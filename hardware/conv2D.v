==> flow/design.v <==
`timescale 1ns / 1ps
module conv2D_int16(
    input wire  M_AXIS_ACLK,
    input wire  M_AXIS_ARESETN,
    input wire  S_AXIS_ACLK,
    input wire  S_AXIS_ARESETN,
    output wire  M_AXIS_TVALID,  
    output wire [15:0] M_AXIS_TDATA,  
    output wire [1:0] M_AXIS_TKEEP,  
    output wire  M_AXIS_TLAST,  
    input wire  M_AXIS_TREADY,  
    output wire  S_AXIS_TREADY,  
    input wire [15:0] S_AXIS_TDATA,  
    input wire [1:0] S_AXIS_TKEEP,  
    input wire  S_AXIS_TLAST,  
    input wire  S_AXIS_TVALID  
    );
    reg [2:0] state;
    wire TX, RX, RX_data, RX_last, systolic_advance, new_filt_data, arr_rst, new_data, zero_padding, TX_last;
    assign RX = S_AXIS_TREADY && S_AXIS_TVALID;
    assign TX = M_AXIS_TREADY && M_AXIS_TVALID;  
    assign RX_data = RX && S_AXIS_TKEEP == 3;  
    assign RX_last = RX && S_AXIS_TLAST;
    assign systolic_advance = zero_padding || arr_rst || new_data;  
    assign new_filt_data = (state == 0 || state == 1) && RX_data;
    assign arr_rst = (state == 0 && ~RX);
    assign new_data = (state == 2 || state == 3) && RX_data;
    assign zero_padding = state == 4 && (row_count != 2);  
    assign TX_last = TX_count == data_count / 3  - 3;  
    assign M_AXIS_TVALID = (state == 4 && (row_count == 2)) || (state == 3 && S_AXIS_TVALID && (row_count == 2));  
    assign M_AXIS_TKEEP = 3;  
    assign M_AXIS_TLAST = (state == 4) && TX_last; 
    assign S_AXIS_TREADY = M_AXIS_TREADY; 
    reg [15:0] filter[0:2][0:2];
    reg [8:0] filter_size;
    always @(posedge S_AXIS_ACLK) begin 
        if (new_filt_data) begin
            filter[0][0] <= S_AXIS_TDATA;  
            filter_size <= filter_size + 1;
        end
        else if (arr_rst) begin
            filter[0][0] <= 0;  
            filter_size <= 0;
        end
    end
    genvar row, col;
    generate
    for (row=0; row<3; row=row+1) begin
        for (col=0; col<3; col=col+1) begin
            always @(posedge S_AXIS_ACLK) begin
                if (new_filt_data || arr_rst) begin
                    if(row != 0 && col == 0) filter[row][0] <= filter[row-1][2];
                    if(col != 0) filter[row][col] <= filter[row][col-1];
                end
            end
        end
    end
    endgenerate
    reg [15:0] data[0:2][0:2];
    reg [31:0] data_count;
    reg [1:0] row_count;
    reg [31:0] TX_count;
    always @(posedge S_AXIS_ACLK) begin
        if (new_data) begin 
            data[row_count][2] <= S_AXIS_TDATA;  
            data_count <= data_count+1;
            if (row_count != 2) row_count <= row_count + 1;
            else if (row_count == 2) row_count <= 0;
        end
        if (zero_padding) begin
            data[row_count][2] <= 0;  
            if (row_count != 2) row_count <= row_count + 1;
            else if (row_count == 2) row_count <= 0;
        end
        if (arr_rst) begin
            data_count <= 0;
            row_count <= 0;
            data[0][2] <= 0;
            data[1][2] <= 0;
            data[2][2] <= 0;
        end
        if (TX) TX_count <= TX_count + 1;
        if (arr_rst) TX_count <= 0;
    end
    generate
    for (col=2; col>0; col=col-1) begin
        always @(posedge S_AXIS_ACLK) begin
            if (systolic_advance) begin
                if(row_count == 0 || arr_rst) data[0][col-1] <= data[0][col];
                if(row_count == 1 || arr_rst) data[1][col-1] <= data[1][col];
                if(row_count == 2 || arr_rst) data[2][col-1] <= data[2][col];
            end 
        end
    end
    endgenerate
    reg [15:0] products[0:2][0:2];
    reg [15:0] L0sums[0:2];
    assign M_AXIS_TDATA = products[0][0] + products[0][1] + products[0][2] +
                            products[1][0] + products[1][1] + products[1][2] +
                                products[2][0] + products[2][1] + products[2][2];
    generate
        for (col=0; col<3; col=col+1) begin 
            always @(posedge S_AXIS_ACLK) begin
                if (systolic_advance) begin
                    products[0][col] <= data[0][col]*filter[0][col]; 
                    products[1][col] <= data[1][col]*filter[1][col]; 
                    products[2][col] <= data[2][col]*filter[2][col]; 
                end
            end
        end
    endgenerate
    always @(posedge S_AXIS_ACLK) begin
        if (state == 0 && RX_data) state <= 1;  
        if (state == 1 && RX_last) state <= 2;  
        if (state == 2 && data_count == 9 && RX_data) state <= 3;  
        if (state == 3 && RX_last) state <= 4;  
        if (state == 4 && TX && TX_last) state <= 0;  
    end
endmodule
**Reports on conv2D_int16**

The steps from the RTL of conv2D_int16 to its reports follow in flow order.
Line numbers count from 1 in the design file above.
Operators: Yosys type, input widths -> output width; for muxes data width and select width s.
Cell names lack the library's common part.
Not given: -

- Top module: conv2D_int16
- Clock: S_AXIS_ACLK
- Library: sky130hd
- Corner: tt_025C_1v80

**Elaborated design**

Yosys after proc, flatten, opt, wreduce and memory -nomap, before mapping. Print and check cells are not counted. Equal cells are merged and count once.
Yosys's memory passes give these memory sizes; they may raise the number of words (mostly to a power of two), join words into wider ones and drop unused or constant bits.

- Flip-flop bits (word level): 357
- Bits in writable memories: 256
- Memory cells: 1
- Input port bits: 25
- Elaborated cells: 129

- $add $sub $neg: 13
- Multipliers: 10
- Div/mod/pow operators: 1
- Equality and inequality tests: 10
- Multiplexer cells: 35
- Bitwise logic cells: 2
- Reduce/logical cells: 34

Memories:

| memory | depth | bits a word | line | text |
|---|---|---|---|---|
| data | 16 | 16 | 59 | `reg [15:0] data[0:2][0:2];` |

Operators with widths:

| kind | number |
|---|---|
| $mul 16x16->16 | 9 |
| $mux 16 | 16 |
| $add 16x16->16 | 8 |
| $add 32x1->32 const B | 2 |
| $div 32x2->32 const B | 1 |
| $sub 32x2->32 const B | 1 |
| $eq 32x32->1 | 1 |
| $eq 32x4->1 const B | 1 |
| $logic_and 1x1->1 | 19 |
| $mux 3 | 4 |
| $mux 2 | 6 |
| $logic_or 1x1->1 | 9 |
| $mux 1 | 9 |
| $mul 2x2->4 const B | 1 |
| $eq 3x2->1 const B | 2 |
| $eq 2x2->1 const B | 2 |
| $add 4x2->4 const B | 1 |
| $reduce_bool 4->1 | 1 |
| $eq 3x1->1 const B | 1 |
| $eq 3x3->1 const B | 1 |
| $logic_not 3->1 | 1 |
| $reduce_bool 3->1 | 1 |
| $add 2x1->2 const B | 1 |
| $eq 2x1->1 const B | 1 |
| $ne 2x2->1 const B | 1 |
| $logic_not 2->1 | 1 |
| $reduce_bool 2->1 | 1 |
| $reduce_or 2->1 | 1 |

Not listed: further kinds 2, cells in them 2.

**Longest topological paths**

Longest topological path by Yosys (ltp), each cell counted once; first at word level (registers and memories cut), then after technology mapping (sequential cells cut; the memories' decode and read muxes count).

- Depth after elaboration: 8
- ABC_AREA: 0
- Mapped depth: 51
- Mapped depth without buffers: 44

**Mapped cells and area**

Source: synth_stat.txt of the flow (Yosys; design flattened, memories mapped). It holds for the ABC_AREA given above (unset counts as 0); a run with the other value may have another netlist.

- Standard cells after synthesis: 6165
- Chip area (Yosys): 59213.0 µm²
- Sequential area: 14393.8 µm²
- Flip-flops: 503
- Buffers: 350

Cells by type:

| cell | number | area in all (µm²) |
|---|---|---|
| fa_1 | 821 | 1.64E+04 |
| edfxtp_1 | 432 | 1.3E+04 |
| ha_1 | 464 | 5.81E+03 |
| inv_1 | 1136 | 4264.09 |
| nand2_1 | 936 | 3513.37 |
| xnor2_1 | 375 | 3284.4 |
| and2_1 | 499 | 3.12E+03 |
| dfxtp_1 | 71 | 1.42E+03 |
| clkbuf_1 | 323 | 1.21E+03 |
| xor2_1 | 110 | 963.424 |
| a21oi_1 | 183 | 915.878 |
| nor2_1 | 183 | 686.909 |
| o21bai_1 | 82 | 615.59 |
| o21ai_0 | 62 | 310.298 |
| nand3_1 | 46 | 230.221 |
| nor3_1 | 44 | 220.211 |
| and3_1 | 26 | 162.656 |
| mux2i_1 | 15 | 150.144 |

Not listed: further types 94, cells in them 357.

**Timing after synthesis**

OpenSTA on the mapped netlist: ideal clock, no wires. The path of least setup slack (recovery checks aside). Input and output delay are each 20% of the period. Register names are those of the netlist, which keeps one name where synthesis merged equal registers.

- Path type: input port to flip-flop
- From: input port S_AXIS_TKEEP[0]
- To: register filter
- Clock period: 16100 ps
- Input delay: 3220 ps
- Setup time: 846 ps
- Launch time at the first pin: 3220 ps
- Arrival time: 13441 ps
- Required time: 15254 ps
- Path slack: 1813 ps
- Path delay: 11067 ps
- Stages on the path: 2
- Path buffers: 0
- Period reached after synthesis: 14287 ps

"path delay" is the arrival time less input delay plus setup time.
"stages on the path" counts driving pins, that of a launching flip-flop among them; a cell with two outputs on the path counts twice.
"period reached after synthesis" is the clock period less the worst setup slack; recovery checks do not enter. This is arithmetic on one report: input and output delays are still those of the set period (20% each).
An end named without its bit number is one bit of that signal or, where synthesis recoded a state register, one of its new flip-flops.
Between the ends stands the longest chain of elaborated cells between them, by number of cells; it is not shown to be the way that was timed. Of several equally long chains one is given.
Each line given opens the expression or statement behind the cell; cells for indexed reads and writes are added by Yosys, which also makes memories of some case tables.
Only ways into the end's enable, where the timed path ends, are counted here.

- Path through: nand4_1 o21ai_0
- Length of the longest elaborated chain: 4
- Elaborated cells on any way between the ends: 4
- RTL lines with such cells: 2
- Classes of those cells: eq/ne: 1; reduce/logical: 3

Ends and longest elaborated chain, post-synthesis:

| item | line | text |
|---|---|---|
| from (decl) | 14 | `input wire [1:0] S_AXIS_TKEEP,` |
| $eq 2x2->1 | 22 | `assign RX_data = RX && S_AXIS_TKEEP == 3;` |
| $logic_and 1x1->1 | 22 |  |
| $logic_and 1x1->1 | 25 | `assign new_filt_data = (state == 0 \|\| state == 1) && RX_data;` |
| $reduce_bool 2->1 | - |  |
| to (assign) | 38 | `filter[0][0] <= S_AXIS_TDATA;` |
| to (assign) | 42 | `filter[0][0] <= 0;` |
| to (decl) | 34 | `reg [15:0] filter[0:2][0:2];` |

**Path in the finished layout**

Path of least setup slack in the final report of run A (OpenROAD, finished layout, wires in). Where an end is a register, its clock arrival counts in the times.
The report prints the path's times to 10 ps; the period is as set.

- Path type: flip-flop to output port
- From: register data_count[30]
- To: output port M_AXIS_TLAST
- Clock period: 24000 ps
- External output delay: 4800 ps
- Launch time at the first pin: 680 ps
- Arrival time: 15020 ps
- Required time: 19200 ps
- Path slack: 4180 ps
- Stages on the path: 45
- Path buffers: 1

Between the ends stands the longest chain of elaborated cells between them, by number of cells; it is not shown to be the way that was timed. Of several equally long chains one is given.

- Path through: dfxtp_1 and2b_2 a21oi_2 o32a_1 and2_1 o221ai_1 nor4_2 or2_1 nor3_1 o32ai_2 nand3_1 a31oi_1 a211o_1 and2_1 a21oi_1 a311o_1 a21oi_2 or2_1 [9 not listed] nand2_1 o2111ai_1 nand3_1 o221ai_1 nand2_1 ha_1 nor2_1 nand4_2 nor2_1 nand2_1 a2111oi_1 and3_1 o211ai_1 or4_1 a2111oi_2 o2111ai_2 nor3_1 clkdlybuf4s50_1
- Length of the longest elaborated chain: 4
- Elaborated cells on any way between the ends: 4
- RTL lines with such cells: 2
- Classes of those cells: add/sub: 1; div: 1; eq/ne: 1; reduce/logical: 1

Ends and longest elaborated chain, post-layout:

| item | line | text |
|---|---|---|
| from (decl) | 60 | `reg [31:0] data_count;` |
| from (assign) | 66 | `data_count <= data_count+1;` |
| from (assign) | 76 | `data_count <= 0;` |
| $div 32x2->32 | 29 | `assign TX_last = TX_count == data_count / 3  - 3;` |
| $sub 32x2->32 | 29 |  |
| $eq 32x32->1 | 29 |  |
| $logic_and 1x1->1 | 32 | `assign M_AXIS_TLAST = (state == 4) && TX_last;` |
| to (decl) | 10 | `output wire  M_AXIS_TLAST,` |

2 stored runs of conv2D_int16 in the flow (synthesis by Yosys, layout by OpenROAD, sky130hd cells), in arbitrary order. Constraints: input delay and output delay 20% of the set period each, output load 0.01 pF.
"period reached" is the run's clock period less its worst setup slack. It is reckoned from that one timing run; input and output delays stay at 20% of the period that was set.
"allowed time less slack (worst setup path)" = time allowed to the worst setup path (clock period - input delay - output delay, where it has them) - its slack; a late launch clock adds to it, a late capture clock takes from it.
"power consumption": no workload was simulated; the value follows from the tool's default switching activity.
"allowed time less slack (worst setup path)" is known to 10 ps.
Settings: n/a = not set for that run.
Results: n/a = not shown.

| item | run A | run B |
|---|---|---|
| period_ns | 24.0 | 25.6 |
| CAP_MARGIN | 20 | 10 |
| CORE_MARGIN | 2 | 2 |
| CORE_UTILIZATION | 40 | 72 |
| SLEW_MARGIN | 20 | 20 |
| SETUP_SLACK_MARGIN | n/a | 0.21 |
| PLACE_DENSITY_LB_ADDON | n/a | 0.12 |
| CELL_PAD_IN_SITES_DETAIL_PLACEMENT | n/a | 2 |
| TNS_END_PERCENT | n/a | 55 |
| ABC_AREA | n/a | 1 |
| GPL_TIMING_DRIVEN | n/a | 1 |
| CTS_CLUSTER_SIZE | n/a | 56 |
| CTS_CLUSTER_DIAMETER | n/a | 68 |
| synthesized cell area (µm²) | 59213.0 | n/a |
| die size (µm²) | 151127.0 | n/a |
| standard-cell area after layout (µm²) | 62797.7 | n/a |
| utilization after layout (%) | 42.6 | n/a |
| worst setup slack after layout (ps) | 4184 | n/a |
| setup TNS (ps) | 0 | n/a |
| worst hold slack after layout (ps) | 467 | n/a |
| power consumption (W) | 0.001868 | n/a |
| period reached (ps) | 19816 | n/a |
| allowed time less slack (worst setup path) (ps) | 15020 | n/a |
| worst setup path kind | flip-flop to output port | n/a |

Run B: stopped before the end: placement reported a tool error
